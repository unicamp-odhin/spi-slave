==> flow/design.v <==
module ClkDivider #(
    parameter COUNTER_BITS = 32,
    parameter PULSE_BITS = 32
)(
    input wire clk,
    input wire reset,
    input wire write_pulse,
    input wire option,  
    input wire out_enable,  
    input wire [COUNTER_BITS - 1:0] divider,
    input wire [PULSE_BITS - 1:0] pulse,
    output wire clk_o
);
wire clk_o_pulse;
reg clk_o_auto;
reg [COUNTER_BITS - 1:0] clk_counter;
reg [PULSE_BITS - 1:0] pulse_counter;
assign clk_o = (out_enable == 1'b1) ? (option == 1'b0) ? 
    clk_o_pulse : clk_o_auto : 1'b0;  
assign clk_o_pulse = (pulse_counter != 32'd0) 
                    ? clk : 1'b0;  
initial begin
    clk_counter = 32'd0;
    clk_o_auto = 1'b0;
    pulse_counter = 32'd0;
end
always @(posedge clk ) begin
    if(reset == 1'b1) begin
        clk_counter <= 32'd0;
        clk_o_auto <= 32'd0;
    end else begin
        if(clk_counter == 0) begin  
            clk_o_auto <= 1'b1;
            clk_counter <= clk_counter + 1'b1;
        end else if(clk_counter == {1'b0, divider[COUNTER_BITS-1:1]}) begin  
            clk_o_auto <= 1'b0;
            clk_counter <= clk_counter + 1'b1;
        end else begin
            clk_counter <= clk_counter + 1'b1;  
        end
        if(clk_counter >= divider - 1) begin  
            clk_counter <= 32'd0;
        end
    end
end
always @(posedge clk ) begin
    if(reset == 1'b1) begin
        pulse_counter <= 32'd0;
    end else begin
        if(write_pulse == 1'b1) begin
            pulse_counter <= pulse;
        end
        if(pulse_counter > 32'd0) begin
            pulse_counter <= pulse_counter - 1'b1;
        end
    end
end
endmodule
# From RTL to reports: ClkDivider
# Tool output for the design above, in the order of the flow.
# Lines are those of the file above, counted from 1.
# Operators: Yosys type, input widths -> output width; for muxes data width and select width s.
# Library cell names are shortened.
# The mark -- stands for no value.
# design
top_module	ClkDivider
clk_port	clk
library	sky130hd
pvt_corner	tt_025C_1v80

# Word-level counts
# Counts by Yosys on the flattened word-level netlist (proc, flatten, opt, wreduce; memories kept). Register bits leave out memories and registers merged into their read ports (data or address). Print and check cells are left out. Cells with the same type and inputs are merged into one.
# word_totals
mem_bits_ro	0
n_memories	0
latch_bits	0
clocked_rd_ports_x_width	0
ramBits	0
ff_bits	65
in_bits	69
# op_classes
n_cmp	2
mul	0
n_reduce_logical	5
eq_ne	1
n_shift	0
logic	0
n_mux	7
add_sub_neg	3
div	0
# op_table
op	n
$sub 32x1->32 const B	2
$mux 32	2
$add 32x1->32 const B	1
$gt 32x1->1 const B	1
$eq 32x31->1	1
$ge 32x32->1	1
$logic_not 32->1	1
$reduce_bool 32->1	1
$mux 1	5
$reduce_bool 2->1	2
$reduce_or 2->1	1

# Longest topological paths
# Longest topological path by Yosys (ltp), each cell counted once; first at word level (registers and memories cut), then after technology mapping (sequential cells cut; the memories' decode and read muxes count).
# depth
ltp_word	4
abc_area	0
mapped_depth	15

# Netlist
# The flow's flattened synthesis, as Yosys stat reports it; memories are mapped. The netlist is that of the ABC_AREA named above (0 if unset); the other value can give another one.
# The area totals of this step are shown rounded.
# by_type
type	n
dfxtp_1	65
xor2_1	65
ha_1	37
xnor2_1	34
nor2_1	79
nor4_1	31
a211oi_1	22
nand2_1	37
nand4_1	20
nor3_1	25
a311oi_1	14
a21oi_1	22
nand3_1	22
or3_1	11
clkbuf_1	14
o21ai_0	9
and3_1	7
and4_1	5
# Other cell types: 38; their cells: 76.
# mapped
yosys_area_um2	4900
stdcells	595
seqArea_um2	1300
flip_flops	65

# Module ClkDivider, platform sky130hd: 2 stored runs of the flow (Yosys, OpenROAD) with differing settings, in no particular order. Input and output delays are each 20% of the period that was set; the output load is 0.01 pF.
# "clock_period_reached_ps" is the run's clock period less its worst setup slack. It is reckoned from that one timing run; input and output delays stay at 20% of the period that was set.
# "worst_path_ps" is the time allowed to the run's worst setup path (the clock period less input and output delay, where it has them) less its slack. Clock arrival times count: a late capture clock shortens it, a late launch clock lengthens it.
# "power_uw" rests on the timing tool's default activity at the inputs, not on a simulated workload.
# "worst_path_ps" is given in steps of 10 ps.
# Measured values are rounded.
# Among the settings, n/a means not set for that run.
# Results: n/a = not shown.
stored run	period_ns	CORE_UTILIZATION	PLACE_DENSITY	HOLD_SLACK_MARGIN	CELL_PAD_IN_SITES_DETAIL_PLACEMENT	TNS_END_PERCENT	GPL_TIMING_DRIVEN	GPL_ROUTABILITY_DRIVEN	CAP_MARGIN	SLEW_MARGIN	CORE_MARGIN	finalCellArea_um2	worstSetupSlack_ps	total_die_area_um2	timing.setup.tns_ps	clock_period_reached_ps	post_synth_area_um2	util_pct	final_hold_ws_ps	power_uw	worst_path_ps	critical_path_kind
run 1	2.92	49	0.38	0.09	1	50	1	1	15	10	2	n/a	n/a	n/a	n/a	n/a	n/a	n/a	n/a	n/a	n/a	n/a
run 2	4.61	70	n/a	n/a	n/a	n/a	n/a	n/a	20	20	2	6100	130	7600	0	4476	4900	91	520	2800	3550	input -> register
# Run 1: stopped before the end: routing reported GRT-0232
