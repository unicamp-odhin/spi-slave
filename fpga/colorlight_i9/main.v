==> flow/design.v <==
module ResetBootSystem #(
    parameter CYCLES = 20
) (
    input wire clk,
    output reg reset_o,
    output wire resetn_o
);
assign resetn_o = ~reset_o;
reg [1:0] state;
reg [5:0] counter;
localparam INIT = 2'b00;
localparam RESET_COUNTER = 2'b01;
localparam IDLE = 2'b10;
initial begin
    state = 2'b01;
    reset_o = 2'b0;
    counter = 6'h00;
end
always @(posedge clk ) begin
    case (state)
        INIT: begin
            reset_o <= 1'b1;
            state <= RESET_COUNTER;
            counter <= 6'h00;
        end
        RESET_COUNTER: begin
            if(reset_o == 1'b0) begin
                state <= INIT;
            end else begin
                if(counter < CYCLES) begin
                    counter <= counter + 1;
                end else if(counter == CYCLES) begin
                    counter <= 0;
                    state <= IDLE;
                end else begin
                    state <= INIT;
                end
            end
        end
        IDLE: begin
            if(counter != 0) begin
                state <= INIT;
            end else begin
                reset_o <= 1'b0;
            end
        end
        default: state <= INIT;
    endcase
end
endmodule
module top (
    input wire clk,
    input wire reset,
    input wire rx,
    output wire tx,
    input wire sck,
    input wire cs,
    input wire mosi,
    output wire miso,
    input wire rw,
    output wire intr,
    output reg [7:0]led
);
wire [7:0] leds;
reg [7:0] counter;
reg [2:0] busy_sync;
reg data_in_valid;
wire rst, busy, data_out_valid, busy_posedge;
assign busy_posedge = (busy_sync[2:1] == 2'b01) ? 1'b1 : 1'b0;
ResetBootSystem #(
    .CYCLES(20)
) ResetBootSystem(
    .clk    (clk),
    .reset_o(rst)
);
SPI_Slave #(  
    .SPI_BITS_PER_WORD(8)
)U1(
    .clk(clk),
    .rst(rst),
    .sck (sck),
    .cs  (cs),
    .mosi(mosi),
    .miso(miso),
    .data_in_valid (data_in_valid),
    .data_out_valid(data_out_valid),
    .busy          (busy),
    .data_in (counter),
    .data_out(leds)
);
always @(posedge clk ) begin
    busy_sync <= {busy_sync[1:0], busy};
    if(reset == 1'b1) begin
        counter <= 8'h00;
    end else begin
        if(busy_posedge == 1'b1) begin
            data_in_valid <= 1'b1;
            counter <= counter + 8'h4;
        end else begin
            data_in_valid <= 1'b0;
        end
        if(data_out_valid == 1'b1) begin
            led <= ~leds;
        end
    end
end
endmodule
module SPI_Slave #(
    parameter SPI_BITS_PER_WORD = 8
)(
    input wire clk,
    input wire rst,
    input wire sck,
    input wire cs,
    input wire mosi,
    output wire miso,
    input wire data_in_valid,
    output reg data_out_valid,
    output reg busy,
    input wire [SPI_BITS_PER_WORD-1:0] data_in,
    output reg [SPI_BITS_PER_WORD-1:0] data_out
);
reg [SPI_BITS_PER_WORD-1:0] data_in_reg, data_to_send;
reg [2:0] bit_count;
reg [2:0] sck_sync, cs_sync;  
reg [1:0] mosi_sync;
wire rising_edge, falling_edge, cs_active, start_message, end_message;
always @(posedge clk ) begin
    if(rst == 1'b1) begin
        sck_sync  <= 3'b000;
        cs_sync   <= 3'b000;
        mosi_sync <= 2'b00;
    end else begin
        sck_sync  <= {sck_sync[1:0], sck};
        cs_sync   <= {cs_sync[1:0], cs};
        mosi_sync <= {mosi_sync[0], mosi};
    end
end
always @(posedge clk ) begin
    if(cs_active == 1'b0) begin
        bit_count <= 3'b000;
    end else begin
        if(rising_edge == 1'b1) begin
            bit_count <= bit_count + 1'b1;
            data_out <= {data_out[6:0], mosi_sync[1]};
        end    
    end
    if(start_message == 1'b1) begin
        busy <= 1'b0;
    end
    if(end_message == 1'b1) begin
        busy <= 1'b1;
    end
end
always @(posedge clk ) begin
    if(rst == 1'b1) begin
        data_out_valid <= 1'b0;
    end else begin
        data_out_valid <= cs_active && rising_edge && (bit_count == 3'b111);
    end
end
always @(posedge clk ) begin
    if(rst == 1'b1) begin
        data_in_reg <= 8'h00;
    end else begin
        if(data_in_valid == 1'b1) begin
            data_in_reg <= data_in;
        end
    end
end
always @(posedge clk ) begin
    if(cs_active == 1'b1) begin
        if(start_message == 1'b1) begin
            data_to_send <= data_in_reg;
        end else begin
            if(rising_edge == 1'b1) begin
                data_to_send <= {data_to_send[6:0], 1'b0};
            end
        end
    end
end
assign miso          = data_to_send[7];
assign rising_edge   = (sck_sync[2:1] == 2'b01) ? 1'b1 : 1'b0;
assign falling_edge  = (sck_sync[2:1] == 2'b10) ? 1'b1 : 1'b0;
assign cs_active     = ~cs_sync[1];
assign start_message = (cs_sync[2:1] == 2'b10) ? 1'b1 : 1'b0;  
assign end_message   = (cs_sync[2:1] == 2'b01) ? 1'b1 : 1'b0;  
endmodule
== From RTL to reports: top ==
What the tools print for top, step after step.
Line numbers count from 1 in the design file above.
The mark - stands for no value.
Design
  design top: top
  clock: clk
  standard-cell library: sky130hd
  library corner: tt_025C_1v80

== Elaborated design ==
Yosys after proc, flatten, opt, wreduce and memory -nomap, before mapping. Memory bits, and registers merged into a memory's read port (data or address), are not among the register bits. Print and check cells are not counted. Equal cells are merged and count once.
Bit counts
  flip-flop bits (word level): 66
  word-level cells: 67
  input bits: 7
Operators by class
  equal/unequal tests: 13
  order comparisons: 1
  add/subtract/negate cells: 3
  multiplexer cells: 18
  bitwise operators: 3
  reductions and logical operators: 13
Operator list (count)
  2-to-1 mux 6 bit: 3
  2-to-1 mux 8 bit: 2
  parallel mux 6 bit (select 2 bit): 1
  AND reduction 2 bit: 5
  == test 2 x 1 -> 1 bit with constant B: 4
  adder 8 x 3 -> 8 bit with constant B: 1
  NOT 8 bit: 1
  2-to-1 mux 2 bit: 4
  nonzero test 2 bit: 3
  adder 6 x 1 -> 6 bit with constant B: 1
  < comparator 6 x 5 -> 1 bit with constant B: 1
  == test 6 x 5 -> 1 bit with constant B: 1
  nonzero test 6 bit: 1
  parallel mux 2 bit (select 3 bit): 1
  2-to-1 mux 1 bit: 6
  != test 2 x 1 -> 1 bit with constant B: 2
  == test 2 bit with constant B: 2
  adder 3 x 1 -> 3 bit with constant B: 1
  != test 3 x 1 -> 1 bit with constant B: 1
  == test 3 bit with constant B: 1
  != test 3 bit with constant B: 1
  AND reduction 3 bit: 1
  logical AND 1 bit: 2
  NOT 1 bit: 2
  != test 2 bit with constant B: 1
  logical NOT 2 bit: 1
  parallel mux 1 bit (select 2 bit): 1

== Depth ==
Depth = most cells in a row (Yosys ltp): at word level without a register or memory, in the mapped netlist without a sequential cell, where the memories' decode and read muxes count.
Logic depth
  depth in word-level cells: 5
  ABC_AREA: 1
  mapped depth: 8
  gate-level depth less buffers: 8

== Synthesis result ==
Yosys stat after the flow's synthesis: flattened, memories mapped to cells. It holds for the ABC_AREA given above (unset counts as 0); a run with the other value may have another netlist.
Cells by type
  sky130_fd_sc_hd__edfxtp_1: count 32, area in all 960.922 µm²
  sky130_fd_sc_hd__dfxtp_1: count 28, area in all 560.538 µm²
  sky130_fd_sc_hd__nor2_1: count 45, area in all 168.912 µm²
  sky130_fd_sc_hd__inv_1: count 42, area in all 157.651 µm²
  sky130_fd_sc_hd__nand2_1: count 30, area in all 112.608 µm²
  sky130_fd_sc_hd__ha_1: count 5, area in all 62.56 µm²
  sky130_fd_sc_hd__o21ai_0: count 12, area in all 60.058 µm²
  sky130_fd_sc_hd__a21oi_1: count 8, area in all 40.038 µm²
  sky130_fd_sc_hd__nand2_2: count 4, area in all 25.024 µm²
  sky130_fd_sc_hd__nand3_1: count 5, area in all 25.024 µm²
  sky130_fd_sc_hd__nor2_4: count 2, area in all 22.522 µm²
  sky130_fd_sc_hd__nor2_2: count 3, area in all 18.768 µm²
  sky130_fd_sc_hd__xor2_1: count 2, area in all 17.517 µm²
  sky130_fd_sc_hd__buf_4: count 2, area in all 15.014 µm²
  sky130_fd_sc_hd__buf_6: count 1, area in all 11.261 µm²
  sky130_fd_sc_hd__o21ai_2: count 1, area in all 8.758 µm²
  sky130_fd_sc_hd__xnor2_1: count 1, area in all 8.758 µm²
  sky130_fd_sc_hd__nand4_1: count 1, area in all 6.256 µm²
Not listed: further types 2, cells in them 2.
Synthesis totals
  flip-flop cells: 60
  buffer cells: 3
  sequential area: 1521.5 µm²
  chip area (Yosys): 2290.9 µm²
  mapped cells: 226

== Path before layout ==
Source: OpenSTA report_checks on the synthesized netlist (no wires, ideal clock, input and output delay 20% of the period each), path of least setup slack; recovery checks are left aside. Register names are those of the netlist, which keeps one name where synthesis merged equal registers.
Timing path post-synthesis
  kind: reg-to-reg
  start: register ResetBootSystem.counter[0]
  end: register ResetBootSystem.counter[0]
  delay of the path: 1.524 ns
  path buffers: 0
  clock period: 2.21 ns
  setup time: 0.350 ns
  stages: 9
  launch time at the first pin: 0.000 ns
  required time: 1.860 ns
  arrival time: 1.174 ns
  setup slack: 0.687 ns
  synthesis period reached: 1.523 ns
"delay of the path" = arrival - input delay + setup time.
"stages" counts driving pins, that of a launching flip-flop among them; a cell with two outputs on the path counts twice.
"synthesis period reached" is the clock period less the worst setup slack; recovery checks do not enter. This is arithmetic on one report: input and output delays are still those of the set period (20% each).
The rows between start and end are the longest chain of elaborated cells between them; the timing report does not say that the signal goes this way. Where chains are equally long, one stands for them.
A line is the first line of the expression or statement that the cell stems from. Yosys adds cells for indexed reads and writes and turns some case tables into memories.
A register here has more assigning lines than the two given.
Only ways into the end's enable, where the timed path ends, are counted here.
On the way, post-synthesis
  cells stage by stage: sky130_fd_sc_hd__edfxtp_1 sky130_fd_sc_hd__inv_1 sky130_fd_sc_hd__ha_1 sky130_fd_sc_hd__nand2_1 sky130_fd_sc_hd__inv_1 sky130_fd_sc_hd__nand3_1 sky130_fd_sc_hd__nand2_1 sky130_fd_sc_hd__nor2_1 sky130_fd_sc_hd__nor2_1
  cells in the longest elaborated chain: 3
  elaborated cells between the ends (all ways): 4
RTL lines, path post-synthesis
  from (decl): RTL line 10  | reg [5:0] counter;
  from (assign): RTL line 24  | counter <= 6'h00;
  from (assign): RTL line 31  | counter <= counter + 1;
  < comparator 6 x 5 -> 1 bit: RTL line 30  | if(counter < CYCLES) begin
  != test 3 x 1 -> 1 bit
  AND reduction 3 bit
  to (assign): RTL line 31
  to (assign): RTL line 33  | counter <= 0;
  to (decl): RTL line 10

== Worst path after layout ==
From the final timing report of flow run A: the path of least setup slack in the routed layout; clock arrival at registers is part of the times.
Timing path post-layout
  kind: reg-to-output
  start: register led[2]
  end: output led[2]
  launch time at the first pin: 0.33 ns
  arrival time: 1.19 ns
  required time: 1.43 ns
  path buffers: 1
  clock period: 1.79 ns
  setup slack: 0.25 ns
  stages: 2
On the way, post-layout
  cells stage by stage: sky130_fd_sc_hd__edfxtp_1 sky130_fd_sc_hd__clkdlybuf4s50_1
  cells in the longest elaborated chain: 0
  elaborated cells between the ends (all ways): 0
RTL lines, path post-layout
  from (decl): RTL line 62  | output reg [7:0]led
  from (assign): RTL line 103  | led <= ~leds;
  to (decl): RTL line 62

# Flow runs of top

Measured data: module top, platform sky130hd, 2 stored runs of the flow under differing settings, order arbitrary. Input and output delays are each 20% of the period that was set; the output load is 0.01 pF.
"achieved clock period (ns)" = clock period - worst setup slack. The figure is calculated, with input and output delays left at 20% of the set period.
"worst setup path time (ns)" is the time allowed to the run's worst setup path (the clock period less input and output delay, where it has them) less its slack. Clock arrival times count: a late capture clock shortens it, a late launch clock lengthens it.
By "finish__power__total" is meant OpenSTA's value without simulated activity: inputs other than the clock are taken to toggle once in ten clock periods, and the tool carries that through the logic.

Flow files of flow run A
==> flow/run.sh <==
#!/bin/bash
# the make line also repeats the synthesis and layout settings of config.mk as NAME=value (left out here)
make -C /OpenROAD-flow-scripts/flow DESIGN_CONFIG=/design/flow/config.mk WORK_HOME=/design/flow/orfs CLKGATE_MAP_FILE= finish
==> flow/config.mk <==
export PLATFORM = sky130hd
export DESIGN_NAME = top
export DESIGN_NICKNAME = top
export VERILOG_FILES = /design/flow/design.v
export SDC_FILE = /design/flow/constraint.sdc
export NUM_CORES = 4
export LEC_CHECK = 0
export ABC_AREA = 1
export CAP_MARGIN = 10
export CELL_PAD_IN_SITES_DETAIL_PLACEMENT = 1
export CORE_MARGIN = 2
export CORE_UTILIZATION = 29
export GPL_ROUTABILITY_DRIVEN = 0
export GPL_TIMING_DRIVEN = 0
export MAX_ROUTING_LAYER = met4
export PLACE_DENSITY_LB_ADDON = 0.19
export SLEW_MARGIN = 20
==> flow/constraint.sdc <==
create_clock -name core_clock -period 1.79 [get_ports {clk}]
set_input_delay 0.3580 -clock core_clock [delete_from_list [all_inputs] [get_ports {clk}]]
set_output_delay 0.3580 -clock core_clock [all_outputs]
set_load 0.01 [all_outputs]

report of flow run A
yosys chip area after synthesis (um^2): 2290.9
finish__design__die__area: 8626.7
finish__design__instance__area__stdcell: 2741.4
finish__design__instance__utilization: 0.3566
finish__timing__setup__ws: 0.245
finish__timing__setup__tns: 0.000
finish__timing__hold__ws: 0.333
finish__power__total: 3.694e-03
achieved clock period (ns): 1.545
worst setup path time (ns): 1.19
worst setup path kind: reg-to-output

Flow files of flow run B
==> flow/run.sh <==
#!/bin/bash
# the make line also repeats the synthesis and layout settings of config.mk as NAME=value (left out here)
make -C /OpenROAD-flow-scripts/flow DESIGN_CONFIG=/design/flow/config.mk WORK_HOME=/design/flow/orfs CLKGATE_MAP_FILE= finish
==> flow/config.mk <==
export PLATFORM = sky130hd
export DESIGN_NAME = top
export DESIGN_NICKNAME = top
export VERILOG_FILES = /design/flow/design.v
export SDC_FILE = /design/flow/constraint.sdc
export NUM_CORES = 4
export LEC_CHECK = 0
export CAP_MARGIN = 40
export CORE_MARGIN = 2
export CORE_UTILIZATION = 23
export CTS_CLUSTER_DIAMETER = 307
export CTS_CLUSTER_SIZE = 81
export HOLD_SLACK_MARGIN = 0.22
export MAX_ROUTING_LAYER = met5
export MIN_ROUTING_LAYER = met1
export PLACE_DENSITY_LB_ADDON = 0.15
export SETUP_SLACK_MARGIN = 0.23
export SLEW_MARGIN = 20
==> flow/constraint.sdc <==
create_clock -name core_clock -period 1.48 [get_ports {clk}]
set_input_delay 0.2960 -clock core_clock [delete_from_list [all_inputs] [get_ports {clk}]]
set_output_delay 0.2960 -clock core_clock [all_outputs]
set_load 0.01 [all_outputs]

report of flow run B
yosys chip area after synthesis (um^2): 2243.4
finish__design__die__area: 10559.6
finish__design__instance__area__stdcell: 2950.3
finish__design__instance__utilization: 0.3061
finish__timing__setup__ws: -0.158
finish__timing__setup__tns: -1.093
finish__timing__hold__ws: 0.329
finish__power__total: 4.772e-03
achieved clock period (ns): 1.638
worst setup path time (ns): 1.64
worst setup path kind: reg-to-reg
